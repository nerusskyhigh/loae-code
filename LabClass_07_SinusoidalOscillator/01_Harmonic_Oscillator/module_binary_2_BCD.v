==> flow/design.v <==
module	Module_4Digit_BCD_Converter	(	clk_in,
						fourteenBitsUnsignedInteger,
						fourDigitOutput);
input		clk_in;
input	[13:0]	fourteenBitsUnsignedInteger;
output	[15:0]	fourDigitOutput;
reg	[15:0]	fourDigitOutput;
reg		busy;
reg	[13:0]	fourteenBitsUnsignedIntegerOld;
reg	[15:0]	counterBCD;
reg	[13:0]	counter;
always @(posedge clk_in) begin
	if (!busy & (fourteenBitsUnsignedIntegerOld != fourteenBitsUnsignedInteger)) begin
		busy = 1;
	end else begin
		if  (fourteenBitsUnsignedInteger > 14'b10011100001111) begin	 
			fourDigitOutput = 16'b1001100110011001;
		end else begin
			if (counter == fourteenBitsUnsignedInteger) begin
				fourDigitOutput = counterBCD;
				busy = 0;
				counterBCD = 0;
				counter = 0;
			end else begin
				counter = counter + 1;
				if (counterBCD[3:0] == 4'b1001) begin
					counterBCD[3:0] = 0;
					if (counterBCD[7:4] == 4'b1001) begin
						counterBCD[7:4] = 0;
						if (counterBCD[11:8] == 4'b1001) begin
							counterBCD[11:8] = 0;
							if (counterBCD[15:12] == 4'b1001) begin
								counterBCD[15:12] = 0;
							end else begin
								counterBCD[15:12] = counterBCD[15:12] + 1;
							end
						end else begin
							counterBCD[11:8] = counterBCD[11:8] + 1;
						end
					end else begin
						counterBCD[7:4] = counterBCD[7:4] + 1;
					end
				end else begin
					counterBCD[3:0] = counterBCD[3:0] + 1;
				end
			end
		end
	end
	fourteenBitsUnsignedIntegerOld = fourteenBitsUnsignedInteger;
end
endmodule
# Tool chain data of Module_4Digit_BCD_Converter
# What the tools print for Module_4Digit_BCD_Converter, step after step.
# Line numbers count from 1 in the design file above.
# Cell names lack the library's common part.
# The mark n/a stands for no value.
[setup]
top = "Module_4Digit_BCD_Converter"
clock = "clk_in"
lib = "sky130hd"
corner = "tt_025C_1v80"

# After elaboration
# Yosys after proc, flatten, opt, wreduce and memory -nomap, before mapping. Memory bits, and registers merged into a memory's read port (data or address), are not among the register bits. Print and check cells are not counted.
[word_totals]
reg_bits = 61
in_bits = 15
output_inout_bits = 16
elab_cells = 40
[classes]
add_sub_neg = 5
compare = 1
equal = 6
n_mux = 7
logic = 3
reduce_logical = 10
[op_table]
columns = ["operator", "n"]
rows = [
  ["adder 4 x 1 -> 4 bit with constant B", 4],
  ["== test 4 bit with constant B", 4],
  ["two-way mux 16 bit", 1],
  ["two-way mux 4 bit", 4],
  ["adder 14 x 1 -> 14 bit with constant B", 1],
  ["greater-than comparator 14 bit with constant B", 1],
  ["== test 14 bit", 1],
  ["inequality test 14 bit", 1],
  ["two-way mux 12 bit", 1],
  ["two-way mux 8 bit", 1],
  ["nonzero test 2 bit", 3],
  ["AND reduction 5 bit", 1],
  ["AND reduction 2 bit", 2],
  ["AND reduction 4 bit", 1],
  ["AND reduction 3 bit", 1],
  ["NOT 1 bit", 2],
  ["OR reduction 2 bit", 1],
  ["AND 1 bit", 1],
  ["zero test 1 bit", 1],
]

# Logic depth
# Yosys ltp: most cells in a row. Word level: on the elaborated netlist, between registers, memories and ports. Mapped: between sequential cells and ports; inverters and the memories' decode and read muxes count.
[logic_depth]
depth_word = 5
ABC_AREA = 0
depth_mapped = 6
ltp_nobuf = 6

# Mapped cells and area
# Source: synth_stat.txt of the flow (Yosys; design flattened, memories mapped). It holds for the ABC_AREA given above (unset counts as 0); a run with the other value may have another netlist.
# Totals and module areas in this step are rounded.
[types]
columns = ["cell", "n", "type_area_um2"]
rows = [
  ["edfxtp_1", 46, 1.38E+03],
  ["xnor2_1", 37, 324.061],
  ["dfxtp_1", 15, 300.288],
  ["nor2_1", 41, 153.898],
  ["ha_1", 9, 112.608],
  ["xor2_1", 7, 61.309],
  ["nand2_1", 16, 60.058],
  ["nand2b_1", 9, 56.304],
  ["nand4_1", 8, 50.048],
  ["mux2_2", 3, 33.782],
  ["a21oi_1", 6, 30.029],
  ["nor3b_1", 4, 30.029],
  ["inv_1", 7, 26.275],
  ["and3_1", 4, 25.024],
  ["buf_4", 3, 22.522],
  ["o31ai_4", 1, 21.27],
  ["nand3_1", 4, 20.019],
  ["and2_1", 3, 18.768],
]
# Not listed: further types 15, cells in them 18.
[mapped]
mapped_cells = 241
area_um2 = 2900
seqArea_um2 = 1700
ffs = 61
buffers = 4

# Timing after synthesis
# Path of least setup slack by OpenSTA after synthesis, without wires, with an ideal clock, recovery checks aside; 20% of the period is set as input and as output delay. Where synthesis merged equal registers, the netlist keeps one of their names.
[synth_path]
kind = "input to register"
startpoint = "in fourteenBitsUnsignedInteger[4]"
endpoint = "reg fourDigitOutput[0]"
tclk_ns = 4.22
input_delay_ns = 0.844
setup_ns = 0.373
t_first_pin_ns = 0.844
t_arrival_ns = 2.040
required_time_ns = 3.847
setup_slack_ns = 1.807
path_delay_ns = 1.569
path_stages = 5
n_path_buf = 1
period_less_setup_slack_ns = 2.413
# "path_delay_ns" is the arrival time less input delay plus setup time.
# "path_stages" counts driving pins, that of a launching flip-flop among them; a cell with two outputs on the path counts twice.
# "period_less_setup_slack_ns" is the clock period less the worst setup slack; recovery checks do not enter. This is arithmetic on one report: input and output delays are still those of the set period (20% each).
# The rows between start and end are the longest chain of elaborated cells between them; the timing report does not say that the signal goes this way. Where chains are equally long, one stands for them.
# A line is the first line of the expression or statement that the cell stems from. Yosys adds cells for indexed reads and writes and turns some case tables into memories.
# Only ways into the end's enable, where the timed path ends, are counted here.
[synth_between]
path_cell_list = "xnor2_1 > nand4_1 > nor4_2 > buf_4 > o22a_1"
elab_chain_len = 2
cone_cells = 2
cone_lines = 1
cone_classes = "1 x eq/ne; 1 x logic"
[synth_lines]
columns = ["element", "line", "source"]
rows = [
  ["start, declared", 5, "input [13:0] fourteenBitsUnsignedInteger;"],
  ["inequality test 14 bit", 13, "if (!busy & (fourteenBitsUnsignedIntegerOld != fourteenBitsUnsignedInteger)) begin"],
  ["AND 1 bit", 13, ""],
  ["end, assigned", 17, "fourDigitOutput = 16'b1001100110011001;"],
  ["end, assigned", 20, "fourDigitOutput = counterBCD;"],
  ["end, declared", 6, "output [15:0] fourDigitOutput;"],
]

# Timing after layout
# Path of least setup slack in the final report of run 1 (OpenROAD, finished layout, wires in). Where an end is a register, its clock arrival counts in the times.
[layout_path]
kind = "register to register"
startpoint = "reg counter[11]"
endpoint = "reg counterBCD[4]"
tclk_ns = 1.54
setup_ns = 0.29
t_first_pin_ns = 0.33
t_arrival_ns = 1.90
required_time_ns = 1.58
setup_slack_ns = -0.32
path_stages = 7
n_path_buf = 1
# The rows between start and end are the longest chain of elaborated cells between them; the timing report does not say that the signal goes this way. Where chains are equally long, one stands for them.
# At most two assigning lines are given for a register; there are more.
[layout_between]
path_cell_list = "edfxtp_1 > xnor2_1 > nand2_1 > nor4_4 > buf_6 > o21bai_4 > nor2b_4"
elab_chain_len = 3
cone_cells = 3
cone_lines = 1
cone_classes = "1 x eq/ne; 2 x reduce/logical"
[layout_lines]
columns = ["element", "line", "source"]
rows = [
  ["start, declared", 11, "reg [13:0] counter;"],
  ["start, assigned", 23, "counter = 0;"],
  ["start, assigned", 25, "counter = counter + 1;"],
  ["== test 14 bit", 19, "if (counter == fourteenBitsUnsignedInteger) begin"],
  ["nonzero test 2 bit", "n/a", ""],
  ["AND reduction 3 bit", "n/a", ""],
  ["end, assigned", 22, "counterBCD = 0;"],
  ["end, assigned", 41, "counterBCD[7:4] = counterBCD[7:4] + 1;"],
  ["end, declared", 10, "reg [15:0] counterBCD;"],
]

# 2 stored runs of Module_4Digit_BCD_Converter in the flow (synthesis by Yosys, layout by OpenROAD, sky130hd cells), in arbitrary order. Constraints: input delay and output delay 20% of the set period each, output load 0.01 pF.
# By "timing.achieved_period_ns" is meant the clock period of the run minus its worst setup slack. This is arithmetic on one report: input and output delays are still those of the set period (20% each).
# "worst_path_allowed_less_slack_ns" is the time allowed to the run's worst setup path (the clock period less input and output delay, where it has them) less its slack. Clock arrival times count: a late capture clock shortens it, a late launch clock lengthens it.
# "power_total_w" is the tool's figure for a default switching activity; nothing was simulated.
# The results are shown rounded.

[[run]]
name = "run 1"
[run.settings]
period_ns = 1.54
CORE_UTILIZATION = 46
SETUP_SLACK_MARGIN = 0.35
PLACE_DENSITY = 0.55
CORE_ASPECT_RATIO = 0.76
CELL_PAD_IN_SITES_GLOBAL_PLACEMENT = 1
TNS_END_PERCENT = 25
CTS_CLUSTER_SIZE = 33
CTS_CLUSTER_DIAMETER = 102
MIN_ROUTING_LAYER = "met1"
CAP_MARGIN = 20
CORE_MARGIN = 2
SLEW_MARGIN = 20
[run.results]
design_die_area_um2 = 6900
synthesis_area_um2 = 2900
worst_path_allowed_less_slack_ns = 1.86
path_kind = "register to register"
worstSetupSlack_ns = -0.32
finish.stdcell_area_um2 = 4100
timing.achieved_period_ns = 1.859
final_hold_ws_ns = 0.27
timing.setup.tns_ns = -19
power_total_w = 0.0045
layout_utilization_frac = 0.67

[[run]]
name = "run 2"
[run.settings]
period_ns = 1.76
CORE_UTILIZATION = 67
SETUP_SLACK_MARGIN = 0.47
PLACE_DENSITY = 0.38
CORE_ASPECT_RATIO = 0.77
CELL_PAD_IN_SITES_GLOBAL_PLACEMENT = 0
ABC_AREA = 1
MAX_ROUTING_LAYER = "met5"
CAP_MARGIN = 20
CORE_MARGIN = 2
SLEW_MARGIN = 20
[run.results]
outcome = "did not finish, routing stopped with GRT-0232"
